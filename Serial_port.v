==> flow/design.v <==
`timescale 1ns / 10ps
module Input_FIFO(
  input  w_e,r_e,clk,
  input  [7:0]input_data,
  output [7:0]output_data,
  output e_f,f_f
    );
  parameter depth=8 , width=8;
  reg  [(width-1):0] I_fifo [0:(depth-1)];
  reg  e_r,f_r;
  reg  [3:0] RD_pointer,WR_pointer;
  reg  [7:0]input_r;
  reg	 [7:0]output_r;
  initial 
	begin
	RD_pointer=4'b0000;
	WR_pointer=4'b0000;
	f_r=0;
	e_r=1;
	end
  assign f_f=f_r;
  assign e_f=e_r;
  assign output_data=output_r;
	always @(posedge clk)
		begin
		if (w_e==1) 
			begin
				if (f_r==0)
				begin
				I_fifo[WR_pointer[2:0]]=input_data;
				WR_pointer=WR_pointer+1;
				if({~WR_pointer[3],WR_pointer[2:0]}==RD_pointer[3:0]) f_r=1;	
				else f_r=0;	
				e_r=0;
				end
			end
		if(r_e==1)
			begin
				if(e_r==0)
				begin
				output_r=I_fifo[RD_pointer[2:0]];
				RD_pointer=RD_pointer+1;
				f_r=0;
					if(WR_pointer==RD_pointer)
					begin
					RD_pointer=0;
					WR_pointer=0;
					#6
					e_r=1;
					f_r=0;
					end
				end
			end
		end
endmodule
module control_Parity(
		input  e_f,Ok,clk,
		input  [7:0] input_data,
		output data_available,r_e,
		output [8:0] Data
    );
	reg [7:0]r_input;
	reg [8:0]r_output;
	reg parity,r_r_e,r_data_available;
	reg status;
	parameter full=1'b1 , empty=1'b0;
	initial r_data_available=0;
	initial r_r_e=0;
	initial status=empty;
	always @(posedge clk)
		begin 
		case(status)
		empty:
			begin
			if(e_f==0)
				begin
				r_r_e=1;
				status=full;
				end
			end
		full:
			begin
			r_r_e=0;
			r_input = input_data;
			parity=(r_input[7]^r_input[6]^r_input[5]^r_input[4]^r_input[3]^r_input[2]^r_input[1]^r_input[0]);
			r_output={r_input,parity};
			r_data_available=1;
			if(Ok==1) 
				begin
				r_data_available=0;
				status=empty;
				end
			end	
			endcase
		end	
		assign Data=r_output;
		assign r_e=r_r_e;
		assign data_available=r_data_available;
endmodule
module Transmitter(
		input data_available,clk,
		input [8:0] input_data,
		output Ok,
		output line
    );
	reg r_line; 
	parameter baud_rate=4; 
	parameter active=1'b1 , idle=1'b0;
	reg [8:0] data_line;
	reg r_Ok,status;
	integer i;	
	initial 
	begin
	r_Ok=0;
	r_line=1;
	status=idle;
	end
		always @ (posedge clk)
		begin
			case(status)
				idle:
					begin 
						if(data_available==1)
						begin
						#2
						data_line=input_data;
						r_Ok=0;
						status=active;
						end
					end
				active:
					begin
					r_line=0;
					#baud_rate;
					for(i=0;i<=8;i=i+1)
						begin
						r_line=data_line[i];
						#baud_rate;
						end
					r_line=1;
					#baud_rate;
					#baud_rate;
					#baud_rate;
					r_Ok=1;
					status=idle;
					end
			endcase	
		end
	assign line=r_line;
	assign Ok=r_Ok;
endmodule
module Reciever(
		input Ok,clk,line,
		output data_available,
		output [8:0] output_data
    );
	parameter baud_rate=4; 
	reg [8:0] data_line,complete_data;
	reg r_data_available;
	reg status;
	parameter idle=1'b0,active=1'b1;
	initial 
	begin 
	status=idle;
	r_data_available=0;
	end
	integer i;	
		always @ (posedge clk)
		begin
		case(status)
			idle:
			begin
				if (Ok==1) r_data_available=0;
				if (line==0)status=active;
			end
			active:
			begin
				#baud_rate
				for(i=0;i<=8;i=i+1)
				begin
				data_line[i]=line;
				#baud_rate;
				end
				if(line==1)
				begin
				complete_data=data_line;
				r_data_available=1;
				status=idle;
				end
			end
		endcase
		end
	assign output_data=complete_data;
	assign data_available=r_data_available;
endmodule
module control_Parity_checker(
		input   data_available,f_f,clk,
		input   [8:0] Data,
		output  Ok,w_e,
		output  [7:0] output_data
    );
	reg r_Ok,r_w_e;	
	reg [8:0]r_input;
	reg [7:0]r_output;
	reg parity,parity_checker;
	reg status;
	parameter full=1'b1 , empty=1'b0;
	initial
	begin
	r_Ok=0;
	status=empty;
	end
	always @(posedge clk)
		begin
		case(status)
			empty:
			begin
				if (data_available==1)
					begin
						status=full;
					end
				else 
					begin
					r_Ok=0;
					status=empty;
					end
			end
			full :
			begin
			r_input=Data;
			r_Ok=1;
			parity=r_input[0];
			parity_checker=(r_input[8]^r_input[7]^r_input[6]^r_input[5]^r_input[4]^r_input[3]^r_input[2]^r_input[1]);
				if(parity==parity_checker)
				begin
					if(f_f==0)
					begin
					r_w_e=1;
					r_output=r_input[8:1];
					#3  
					r_w_e=0;
					end
				end
				status=empty;
			end
		endcase
		end
		assign output_data=r_output;
		assign w_e=r_w_e;
		assign Ok=r_Ok;
endmodule
module output_FIFO(
  input  w_e,r_e,clk,
  input  [7:0]input_data,
  output [7:0]output_data,
  output e_f,f_f
    );
  parameter depth=8 , width=8;
  reg  [(width-1):0] O_fifo [0:(depth-1)];
  reg  e_r,f_r;
  reg  [3:0] RD_pointer,WR_pointer;
  reg  [7:0]input_r;
  reg	 [7:0]output_r;
  initial 
	begin
	RD_pointer=4'b0000;
	WR_pointer=4'b0000;
	f_r=0;
	e_r=1;
	end
  assign f_f=f_r;
  assign e_f=e_r;
  assign output_data=output_r;
	always @(posedge clk)
		begin
		if (w_e==1) 
			begin
				if (f_r==0)
				begin
				O_fifo[WR_pointer[2:0]]=input_data;
				WR_pointer=WR_pointer+1;
				if({~WR_pointer[3],WR_pointer[2:0]}==RD_pointer[3:0]) f_r=1;	
				else f_r=0;		
				e_r=0;
				end
			end
		if(r_e==1)
			begin
				if(e_r==0)
				begin
				output_r=O_fifo[RD_pointer[2:0]];
				RD_pointer=RD_pointer+1;	
				f_r=0;
					if(WR_pointer==RD_pointer)
					begin
					RD_pointer=0;
					WR_pointer=0;
					e_r=1;
					f_r=0;
					end
				end
			end
		end
endmodule
module Serial_port(
  input  w_e,r_e,clk,
  input  [7:0]input_data,
  output [7:0]output_data,
  output e_f,f_f);
	 wire  W_T_re,W_T_EF,W_T_davi,W_T_Ok,W_LINE,W_R_davi,W_R_Ok,W_R_en,W_R_FF;
	 wire [7:0] W_T_od,W_R_id;
	 wire [8:0] W_T_Data,W_R_Data;
		Input_FIFO 					Input_FIFOmodule(w_e,W_T_re,clk,input_data,W_T_od,W_T_EF,f_f);
		control_Parity				control_Paritymodule(W_T_EF,W_T_Ok,clk,W_T_od,W_T_davi,W_T_re,W_T_Data);
		Transmitter 				Transmittermodule(W_T_davi,clk,W_T_Data,W_T_Ok,W_LINE);
		Reciever						Recievermodule(W_R_Ok,clk,W_LINE,W_R_davi,W_R_Data);
		control_Parity_checker	control_Parity_checkermodule(W_R_davi,W_R_FF,clk,W_R_Data,W_R_Ok,W_R_en,W_R_id);
		output_FIFO					output_FIFOmodule(W_R_en,r_e,clk,W_R_id,output_data,e_f,W_R_FF);
endmodule
==> Reports on Serial_port <==
What the tools print for Serial_port, step after step.
Lines are those of the file above, counted from 1.
{ "setup": {"design": "Serial_port", "clock_port": "clk", "cell_library": "sky130hd", "lib_corner": "tt_025C_1v80"} }

==> Word-level counts <==
Counts by Yosys on the flattened word-level netlist (proc, flatten, opt, wreduce). Print and check cells are left out. Cells with the same type and inputs are merged into one.
{ "classes": {"add_sub_neg": 3, "n_eq": 5, "muxes": 31, "bitwise": 5, "n_reduce_logical": 3} }
{ "ops": {"columns": ["cell", "n"], "rows": [
  ["two-way mux 4 bit", 8],
  ["two-way mux 1 bit", 19],
  ["adder 4 x 1 -> 4 bit with constant B", 3],
  ["== test 4 bit", 3],
  ["case mux 1 bit (select 2 bit)", 4],
  ["inverter 1 bit", 5],
  ["inequality test 2 bit with constant B", 2],
  ["AND reduction 2 bit", 2],
  ["AND reduction 3 bit", 1]
]} }
{ "word_totals": {"regBits": 24, "input_bits": 11, "out_inout_bits": 10, "wordCells": 59} }

==> Depth <==
Yosys ltp: most cells in a row. Word level: on the elaborated netlist, between registers, memories and ports. Mapped: between sequential cells and ports; inverters and the memories' decode and read muxes count.
{ "depth": {"word_depth": 8, "abc_area": 1, "depth_mapped": 11, "depth_no_buf": 11} }

==> After synthesis <==
The flow's flattened synthesis, as Yosys stat reports it; memories are mapped. The netlist is that of the ABC_AREA named above (0 if unset); the other value can give another one.
Totals and module areas in this step are rounded.
{ "types": {"columns": ["cell_type", "n", "area_total_um2"], "rows": [
  ["sky130_fd_sc_hd__edfxtp_1", 12, 360.346],
  ["sky130_fd_sc_hd__dfxtp_1", 8, 160.154],
  ["sky130_fd_sc_hd__nand2_1", 30, 112.608],
  ["sky130_fd_sc_hd__inv_1", 18, 67.565],
  ["sky130_fd_sc_hd__buf_4", 8, 60.058],
  ["sky130_fd_sc_hd__nand3_1", 12, 60.058],
  ["sky130_fd_sc_hd__xor2_1", 5, 43.792],
  ["sky130_fd_sc_hd__ha_1", 3, 37.536],
  ["sky130_fd_sc_hd__nand2_4", 3, 33.782],
  ["sky130_fd_sc_hd__a21oi_1", 6, 30.029],
  ["sky130_fd_sc_hd__nand2_2", 4, 25.024],
  ["sky130_fd_sc_hd__nand3_2", 2, 20.019],
  ["sky130_fd_sc_hd__nor2_8", 1, 20.019],
  ["sky130_fd_sc_hd__nand4_1", 3, 18.768],
  ["sky130_fd_sc_hd__nor2_1", 5, 18.768],
  ["sky130_fd_sc_hd__nand3_4", 1, 17.517],
  ["sky130_fd_sc_hd__xnor2_1", 2, 17.517],
  ["sky130_fd_sc_hd__inv_2", 4, 15.014]
]} }
Not listed: further types 8, cells in them 9.
{ "synth_totals": {"stdcells": 136, "area_um2": 1182, "seqArea_um2": 520.5, "ffs": 20} }

==> Worst setup path after synthesis <==
Path of least setup slack by OpenSTA after synthesis, without wires, with an ideal clock, recovery checks aside; 20% of the period is set as input and as output delay. Where synthesis merged equal registers, the netlist keeps one of their names.
{ "synth_timing": {"path_kind": "reg-to-reg", "start": "register Input_FIFOmodule.RD_pointer[0]", "end": "register Input_FIFOmodule.RD_pointer[2]", "clock_period_ns": 2.89, "t_first_pin_ns": 0.000, "arrival_time_ns": 1.219, "setup_slack_ns": 1.407, "path_delay_ns": 1.483, "stages": 8, "n_path_buf": 0, "period_less_setup_slack_ns": 1.483} }
"path_delay_ns" is the arrival time less input delay plus setup time.
"stages" counts driving pins, that of a launching flip-flop among them; a cell with two outputs on the path counts twice.
"period_less_setup_slack_ns" is the clock period less the worst setup slack; recovery checks do not enter. This is arithmetic on one report: input and output delays are still those of the set period (20% each).
Between the ends stands the longest chain of elaborated cells between them, by number of cells; it is not shown to be the way that was timed. Of several equally long chains one is given.
A line is the first line of the expression or statement that the cell stems from. Yosys adds cells for indexed reads and writes and turns some case tables into memories.
{ "synth_via": {"cell_sequence": "sky130_fd_sc_hd__edfxtp_1 -> sky130_fd_sc_hd__ha_1 -> sky130_fd_sc_hd__inv_1 -> sky130_fd_sc_hd__nand3_1 -> sky130_fd_sc_hd__nand2_2 -> sky130_fd_sc_hd__nand2_4 -> sky130_fd_sc_hd__nor2_8 -> sky130_fd_sc_hd__a21oi_1", "elab_chain_cells": 2, "cone_cells": 2, "cone_classes": "add/sub: 1; eq/ne: 1"} }
{ "synth_lines": {"columns": ["element", "line_no", "text"], "rows": [
  ["start: declaration", 11, "reg  [3:0] RD_pointer,WR_pointer;"],
  ["start: assignment", 42, "RD_pointer=RD_pointer+1;"],
  ["start: assignment", 46, "RD_pointer=0;"],
  ["adder 4 x 1 -> 4 bit", 42, null],
  ["== test 4 bit", 44, "if(WR_pointer==RD_pointer)"],
  ["end: assignment", 42, null],
  ["end: assignment", 46, null],
  ["end: declaration", 11, null]
]} }

Subject: flow runs of Serial_port

Hi,

Serial_port on sky130hd: 2 stored runs with different settings, listed in no order. Input and output delays are each 20% of the period that was set; the output load is 0.01 pF.
[
  {
    "run": "flow run 1",
    "settings": { "period_ns": 1.15, "CORE_UTILIZATION": 62, "PLACE_DENSITY": 0.47, "CORE_ASPECT_RATIO": 0.57, "CELL_PAD_IN_SITES_DETAIL_PLACEMENT": 0, "ABC_AREA": 1, "GPL_ROUTABILITY_DRIVEN": 0, "CTS_CLUSTER_SIZE": 20, "CTS_CLUSTER_DIAMETER": 239, "MAX_ROUTING_LAYER": "met4", "CAP_MARGIN": 20, "CORE_MARGIN": 2, "SLEW_MARGIN": 20 },
    "outcome": "no final report: routing broke off with DPL-0038"
  },
  {
    "run": "flow run 2",
    "settings": { "period_ns": 1.13, "CORE_UTILIZATION": 62, "PLACE_DENSITY_LB_ADDON": 0.29, "CELL_PAD_IN_SITES_DETAIL_PLACEMENT": 2, "TNS_END_PERCENT": 90, "ABC_AREA": 1, "GPL_TIMING_DRIVEN": 0, "CTS_CLUSTER_DIAMETER": 102, "SLEW_MARGIN": 40, "MIN_ROUTING_LAYER": "met2", "MAX_ROUTING_LAYER": "met4", "CAP_MARGIN": 20, "CORE_MARGIN": 2 },
    "outcome": "no final report: placement broke off with DPL-0033"
  }
]

Regards
